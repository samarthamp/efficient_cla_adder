==> flow/design.v <==
module cla_4_bit(
    input [3:0] A, B, 
    input C0,
    input clk,
    input reset,
    output [3:0] S,
    output Cout
);
wire [3:0] A_after, B_after, S_before;
wire Cout_before, C0_after;
wire [3:0] P_bar, G_bar;
wire P_out_bar, G_out_bar;
D_flipflop ff_A0 (.d(A[0]), .clk(clk), .reset(reset), .q(A_after[0]));
D_flipflop ff_A1 (.d(A[1]), .clk(clk), .reset(reset), .q(A_after[1]));
D_flipflop ff_A2 (.d(A[2]), .clk(clk), .reset(reset), .q(A_after[2]));
D_flipflop ff_A3 (.d(A[3]), .clk(clk), .reset(reset), .q(A_after[3]));
D_flipflop ff_B0 (.d(B[0]), .clk(clk), .reset(reset), .q(B_after[0]));
D_flipflop ff_B1 (.d(B[1]), .clk(clk), .reset(reset), .q(B_after[1]));
D_flipflop ff_B2 (.d(B[2]), .clk(clk), .reset(reset), .q(B_after[2]));
D_flipflop ff_B3 (.d(B[3]), .clk(clk), .reset(reset), .q(B_after[3]));
D_flipflop ff_C0 (.d(C0), .clk(clk), .reset(reset), .q(C0_after));
D_flipflop ff_S0 (.d(S_before[0]), .clk(clk), .reset(reset), .q(S[0]));
D_flipflop ff_S1 (.d(S_before[1]), .clk(clk), .reset(reset), .q(S[1]));
D_flipflop ff_S2 (.d(S_before[2]), .clk(clk), .reset(reset), .q(S[2]));
D_flipflop ff_S3 (.d(S_before[3]), .clk(clk), .reset(reset), .q(S[3]));
D_flipflop ff_Cout (.d(Cout_before), .clk(clk), .reset(reset), .q(Cout));
cla_4_bit_logic u_cla_4_bit_logic (
    .A(A_after), .B(B_after), .C0(C0_after),
    .S(S_before), .Cout(Cout_before),
    .P_bar(P_bar), .G_bar(G_bar),
    .P_out_bar(P_out_bar), .G_out_bar(G_out_bar)
);
endmodule
module cla_4_bit_logic(
    input [3:0] A, B,
    input C0,
    output [3:0] S,
    output Cout,
    output [3:0] P_bar, G_bar,
    output P_out_bar, G_out_bar
);
wire node01, node11, node21, node31;
wire node02, node12, node22, node32;
wire node03, node13, node23, node33;
wire node14, node24, node34;
wire node15, node25, node35, node36;
not_gate u_not1 (.in(C0), .out(C0_bar));
xor_gate u_xor4 (.a(A[0]), .b(B[0]), .out(node01));
xor_gate u_xor3 (.a(A[1]), .b(B[1]), .out(node11));
xor_gate u_xor2 (.a(A[2]), .b(B[2]), .out(node21));
xor_gate u_xor1 (.a(A[3]), .b(B[3]), .out(node31));
nor_gate u_nor4 (.a(A[0]), .b(B[0]), .out(P_bar[0]));
nor_gate u_nor3 (.a(A[1]), .b(B[1]), .out(P_bar[1]));
nor_gate u_nor2 (.a(A[2]), .b(B[2]), .out(P_bar[2]));
nor_gate u_nor1 (.a(A[3]), .b(B[3]), .out(P_bar[3]));
nand_gate u_nand4 (.a(A[0]), .b(B[0]), .out(G_bar[0]));
nand_gate u_nand3 (.a(A[1]), .b(B[1]), .out(G_bar[1]));
nand_gate u_nand2 (.a(A[2]), .b(B[2]), .out(G_bar[2]));
nand_gate u_nand1 (.a(A[3]), .b(B[3]), .out(G_bar[3]));
or_gate u_or4 (.a(C0_bar), .b(P_bar[0]), .out(node02));
or_gate u_or3 (.a(G_bar[0]), .b(P_bar[1]), .out(node12));
or_gate u_or2 (.a(G_bar[1]), .b(P_bar[2]), .out(node22));
or_gate u_or1 (.a(G_bar[2]), .b(P_bar[3]), .out(node32));
nand_gate u_nand8 (.a(node02), .b(G_bar[0]), .out(node03));
nand_gate u_nand7 (.a(node12), .b(G_bar[1]), .out(node13));
nand_gate u_nand6 (.a(node22), .b(G_bar[2]), .out(node23));
nand_gate u_nand5 (.a(node32), .b(G_bar[3]), .out(node33));
nor_gate u_nor7 (.a(P_bar[1]), .b(P_bar[0]), .out(node14));
nor_gate u_nor6 (.a(P_bar[2]), .b(P_bar[1]), .out(node24));
nor_gate u_nor5 (.a(P_bar[3]), .b(P_bar[2]), .out(node34));
and_gate u_and3 (.a(node14), .b(C0), .out(node15));
and_gate u_and2 (.a(node24), .b(node03), .out(node25));
and_gate u_and1 (.a(node34), .b(node13), .out(node35));
or_gate u_or6 (.a(node13), .b(node15), .out(node16));
or_gate u_or5 (.a(node23), .b(node25), .out(node26));
nor_gate u_nor8 (.a(node33), .b(node35), .out(G_out_bar));
nand_gate u_nand9 (.a(node34), .b(node14), .out(P_out_bar));
or_gate u_or7 (.a(C0_bar), .b(P_out_bar), .out(node36));
nand_gate u_nand10 (.a(node36), .b(G_out_bar), .out(Cout));
xor_gate u_xor8 (.a(C0), .b(node01), .out(S[0]));
xor_gate u_xor7 (.a(node03), .b(node11), .out(S[1]));
xor_gate u_xor6 (.a(node16), .b(node21), .out(S[2]));
xor_gate u_xor5 (.a(node26), .b(node31), .out(S[3]));
endmodule
module D_flipflop(input d, input clk, input reset, output reg q);
    always @(posedge clk or posedge reset)
    begin
        if (reset)
            q <= 1'b0;
        else
            q <= d;
    end
endmodule
module not_gate(input in, output out);
    assign out = ~in;
endmodule
module xor_gate(input a, b, output out);
    assign out = a ^ b;
endmodule
module nor_gate(input a, b, output out);
    assign out = ~(a | b);
endmodule
module nand_gate(input a, b, output out);
    assign out = ~(a & b);
endmodule
module or_gate(input a, b, output out);
    assign out = a | b;
endmodule
module and_gate(input a, b, output out);
    assign out = a & b;
endmodule
-- From RTL to reports: cla_4_bit
The steps from the RTL of cla_4_bit to its reports follow in flow order.
Line numbers count from 1 in the design file above.
Operators carry their Yosys type and port widths (W data, S select, Z words).
Cell names lack the library's common part.
A cell with n/a has no value.
- top module: cla_4_bit
- clock port: clk
- cell library: sky130hd
- timing corner: tt_025C_1v80

-- After elaboration
Counts by Yosys on the flattened word-level netlist (proc, flatten, opt, wreduce; memories kept). Register bits leave out memories and registers merged into their read ports (data or address); mux counts leave out enables and synchronous resets folded into registers. Print and check cells are left out. Cells with the same type and inputs are merged into one.
- bits of input ports: 11
- noted cells after elaboration: 69
- bits in registers at 14
- noted bitwise gates (word level): 55
- operators by type and width (cell ; number):
    $not A1 Y1 ; 19
    $or A1 B1 Y1 ; 15
    $and A1 B1 Y1 ; 13
    $xor A1 B1 Y1 ; 8

-- Logic depth
Longest topological path by Yosys (ltp), each cell counted once; first at word level (registers and memories cut), then after technology mapping (sequential cells cut; the memories' decode and read muxes count).
- depth after elaboration at 10
- ABC_AREA: 0
- gate-level depth with buffers: 5

-- Mapped cells and area
The flow's flattened synthesis, as Yosys stat reports it; memories are mapped. The netlist is that of the ABC_AREA named above (0 if unset); the other value can give another one.
Totals and module areas in this step are rounded.
- cell types (type ; number ; total area (um^2)):
    dfrtp_1 ; 14 ; 350.336
    ha_1 ; 8 ; 100.096
    inv_1 ; 13 ; 48.797
    buf_4 ; 4 ; 30.029
    xnor2_1 ; 3 ; 26.275
    fa_1 ; 1 ; 20.019
    nor3b_2 ; 1 ; 12.512
    a21oi_1 ; 2 ; 10.01
    nor3_2 ; 1 ; 10.01
    o21bai_1 ; 1 ; 7.507
    o31ai_1 ; 1 ; 7.507
    nor2b_1 ; 1 ; 6.256
- flip-flop cells: 14
- noted chip area (Yosys): 0.000629 mm^2
- noted standard cells after synthesis: 50
By module: a second synthesis without flattening, with its own total; a netlist apart from the flattened one above.
- cells (unflattened synthesis): 65
- area (unflattened synthesis): 0.000607 mm^2
Each row is one instance without its submodules.
- modules (module ; cells ; seq. area (mm^2) ; instances ; area (mm^2)):
    D_flipflop ; 2 ; 0.000025 ; 14 ; 0.0000288
    xor_gate ; 1 ; 0 ; 8 ; 0.0000088
    or_gate ; 1 ; 0 ; 7 ; 0.0000063
    nand_gate ; 1 ; 0 ; 10 ; 0.0000038
    nor_gate ; 1 ; 0 ; 8 ; 0.0000038
    and_gate ; 1 ; 0 ; 3 ; 0.0000063
    not_gate ; 1 ; 0 ; 1 ; 0.0000038
    cla_4_bit ; 0 ; 0 ; 1 ; 0
    cla_4_bit_logic ; 0 ; 0 ; 1 ; 0

-- Timing after synthesis
Path of least setup slack by OpenSTA after synthesis, without wires, with an ideal clock, recovery checks aside; 20% of the period is set as input and as output delay. Where synthesis merged equal registers, the netlist keeps one of their names.
- kind: reg2reg
- start: register ff_C0.q
- end: register ff_S3.q
- delay of the path: 1.246 ns
- arrival: 1.123 ns
- setup slack: 0.384 ns
- stages: 6
- noted launch time at the first pin: 0.000 ns
- buffers on the path at 0
- clock period: 1.63 ns
- synthesis period reached: 1.246 ns
"delay of the path" is the arrival time less input delay plus setup time.
"stages" counts driving pins, that of a launching flip-flop among them; a cell with two outputs on the path counts twice.
"synthesis period reached" = period - worst setup slack (recovery checks aside). The figure is calculated, with input and output delays left at 20% of the set period.
Between the ends stands the longest chain of elaborated cells between them, by number of cells; it is not shown to be the way that was timed. Of several equally long chains one is given.
Each line given opens the expression or statement behind the cell; cells for indexed reads and writes are added by Yosys, which also makes memories of some case tables.
- path through: dfrtp_1 inv_1 fa_1 o21bai_1 a21oi_1 xnor2_1
- noted cells in the longest elaborated chain: 7
- RTL lines, path after synthesis (item ; RTL line ; RTL):
    start, declared ; 85 ; module D_flipflop(input d, input clk, input reset, output reg q);
    start, assigned ; 89 ; q <= 1'b0;
    start, assigned ; 91 ; q <= d;
    $not A1 Y1 ; 95 ; assign out = ~in;
    $or A1 B1 Y1 ; 107 ; assign out = a | b;
    $and A1 B1 Y1 ; 104 ; assign out = ~(a & b);
    $not A1 Y1 ; 104 ;
    $and A1 B1 Y1 ; 110 ; assign out = a & b;
    $or A1 B1 Y1 ; 107 ;
    $xor A1 B1 Y1 ; 98 ; assign out = a ^ b;
    end, assigned ; 89 ;
    end, assigned ; 91 ;
    end, declared ; 85 ;

-- Worst path after layout
Path of least setup slack in the final report of run 1 (OpenROAD, finished layout, wires in). Where an end is a register, its clock arrival counts in the times.
- kind: reg2out
- start: register ff_S0.q
- end: output port S[0]
- buffers on the path at 1
- clock period: 2.51 ns
- arrival: 1.13 ns
- setup slack: 0.88 ns
- stages: 2
- noted launch time at the first pin: 0.27 ns
- output delay: 0.50 ns
- path through: dfrtp_1 clkdlybuf4s50_1
- noted cells in the longest elaborated chain: 0
- RTL lines, path post-layout (item ; RTL line ; RTL):
    start, declared ; 85 ; module D_flipflop(input d, input clk, input reset, output reg q);
    start, assigned ; 89 ; q <= 1'b0;
    start, assigned ; 91 ; q <= d;
    end, declared ; 6 ; output [3:0] S,

Stored flow runs of cla_4_bit (2 of them; Yosys, OpenROAD, sky130hd). They differ in their settings and are not a sequence. Constraints: input delay and output delay 20% of the set period each, output load 0.01 pF.
"period achieved" is the run's clock period less its worst setup slack. It is reckoned from that one timing run; input and output delays stay at 20% of the period that was set.
"critical path time": the worst setup path's part of the clock period (all of it between registers, 20% less for each end at a port) less its slack. A launch clock that arrives late makes it longer, a capture clock that arrives late makes it shorter.
"total design power" rests on the timing tool's default activity at the inputs, not on a simulated workload.
Values from the reports are rounded here.

Run 1

==> flow/run.sh <==
#!/bin/bash
# the make line also repeats the synthesis and layout settings of config.mk as NAME=value (left out here)
make -C /OpenROAD-flow-scripts/flow DESIGN_CONFIG=/design/flow/config.mk WORK_HOME=/design/flow/orfs CLKGATE_MAP_FILE= finish
==> flow/config.mk <==
export PLATFORM = sky130hd
export DESIGN_NAME = cla_4_bit
export DESIGN_NICKNAME = cla_4_bit
export VERILOG_FILES = /design/flow/design.v
export SDC_FILE = /design/flow/constraint.sdc
export NUM_CORES = 4
export LEC_CHECK = 0
export CAP_MARGIN = 0
export CELL_PAD_IN_SITES_DETAIL_PLACEMENT = 0
export CORE_MARGIN = 8
export CORE_UTILIZATION = 50
export CTS_CLUSTER_DIAMETER = 37
export MIN_ROUTING_LAYER = met1
export PLACE_DENSITY_LB_ADDON = 0.03
export SETUP_SLACK_MARGIN = -0.15
export SLEW_MARGIN = 20
export TNS_END_PERCENT = 40
==> flow/constraint.sdc <==
create_clock -name core_clock -period 2.51 [get_ports {clk}]
set_input_delay 0.5020 -clock core_clock [delete_from_list [all_inputs] [get_ports {clk}]]
set_output_delay 0.5020 -clock core_clock [all_outputs]
set_load 0.01 [all_outputs]

Measured in run 1:
- noted the total design power: 0.000459 W
- cell area after synthesis: 0.000629 mm^2
- post-route utilization: 69.2%
- area of the standard cells in the finished layout at 0.00079 mm^2
- setup total negative slack at 0.000 ns
- area of the die at 0.00265 mm^2
- worst setup slack after layout at 0.881 ns
- noted the critical path time: 1.13 ns
- critical path type: reg2out
- noted the period achieved: 1.629 ns

Run 2

==> flow/run.sh <==
#!/bin/bash
# the make line also repeats the synthesis and layout settings of config.mk as NAME=value (left out here)
make -C /OpenROAD-flow-scripts/flow DESIGN_CONFIG=/design/flow/config.mk WORK_HOME=/design/flow/orfs CLKGATE_MAP_FILE= finish
==> flow/config.mk <==
export PLATFORM = sky130hd
export DESIGN_NAME = cla_4_bit
export DESIGN_NICKNAME = cla_4_bit
export VERILOG_FILES = /design/flow/design.v
export SDC_FILE = /design/flow/constraint.sdc
export NUM_CORES = 4
export LEC_CHECK = 0
export CAP_MARGIN = 20
export CORE_MARGIN = 2
export CORE_UTILIZATION = 63
export SLEW_MARGIN = 20
==> flow/constraint.sdc <==
create_clock -name core_clock -period 1.43 [get_ports {clk}]
set_input_delay 0.2860 -clock core_clock [delete_from_list [all_inputs] [get_ports {clk}]]
set_output_delay 0.2860 -clock core_clock [all_outputs]
set_load 0.01 [all_outputs]

Measured in run 2:
- noted the total design power: 0.00083 W
- cell area after synthesis: 0.000629 mm^2
- post-route utilization: 84.2%
- area of the standard cells in the finished layout at 0.000788 mm^2
- setup total negative slack at 0.000 ns
- area of the die at 0.00127 mm^2
- worst setup slack after layout at 0.069 ns
- noted the critical path time: 1.36 ns
- critical path type: reg2reg
- noted the period achieved: 1.361 ns
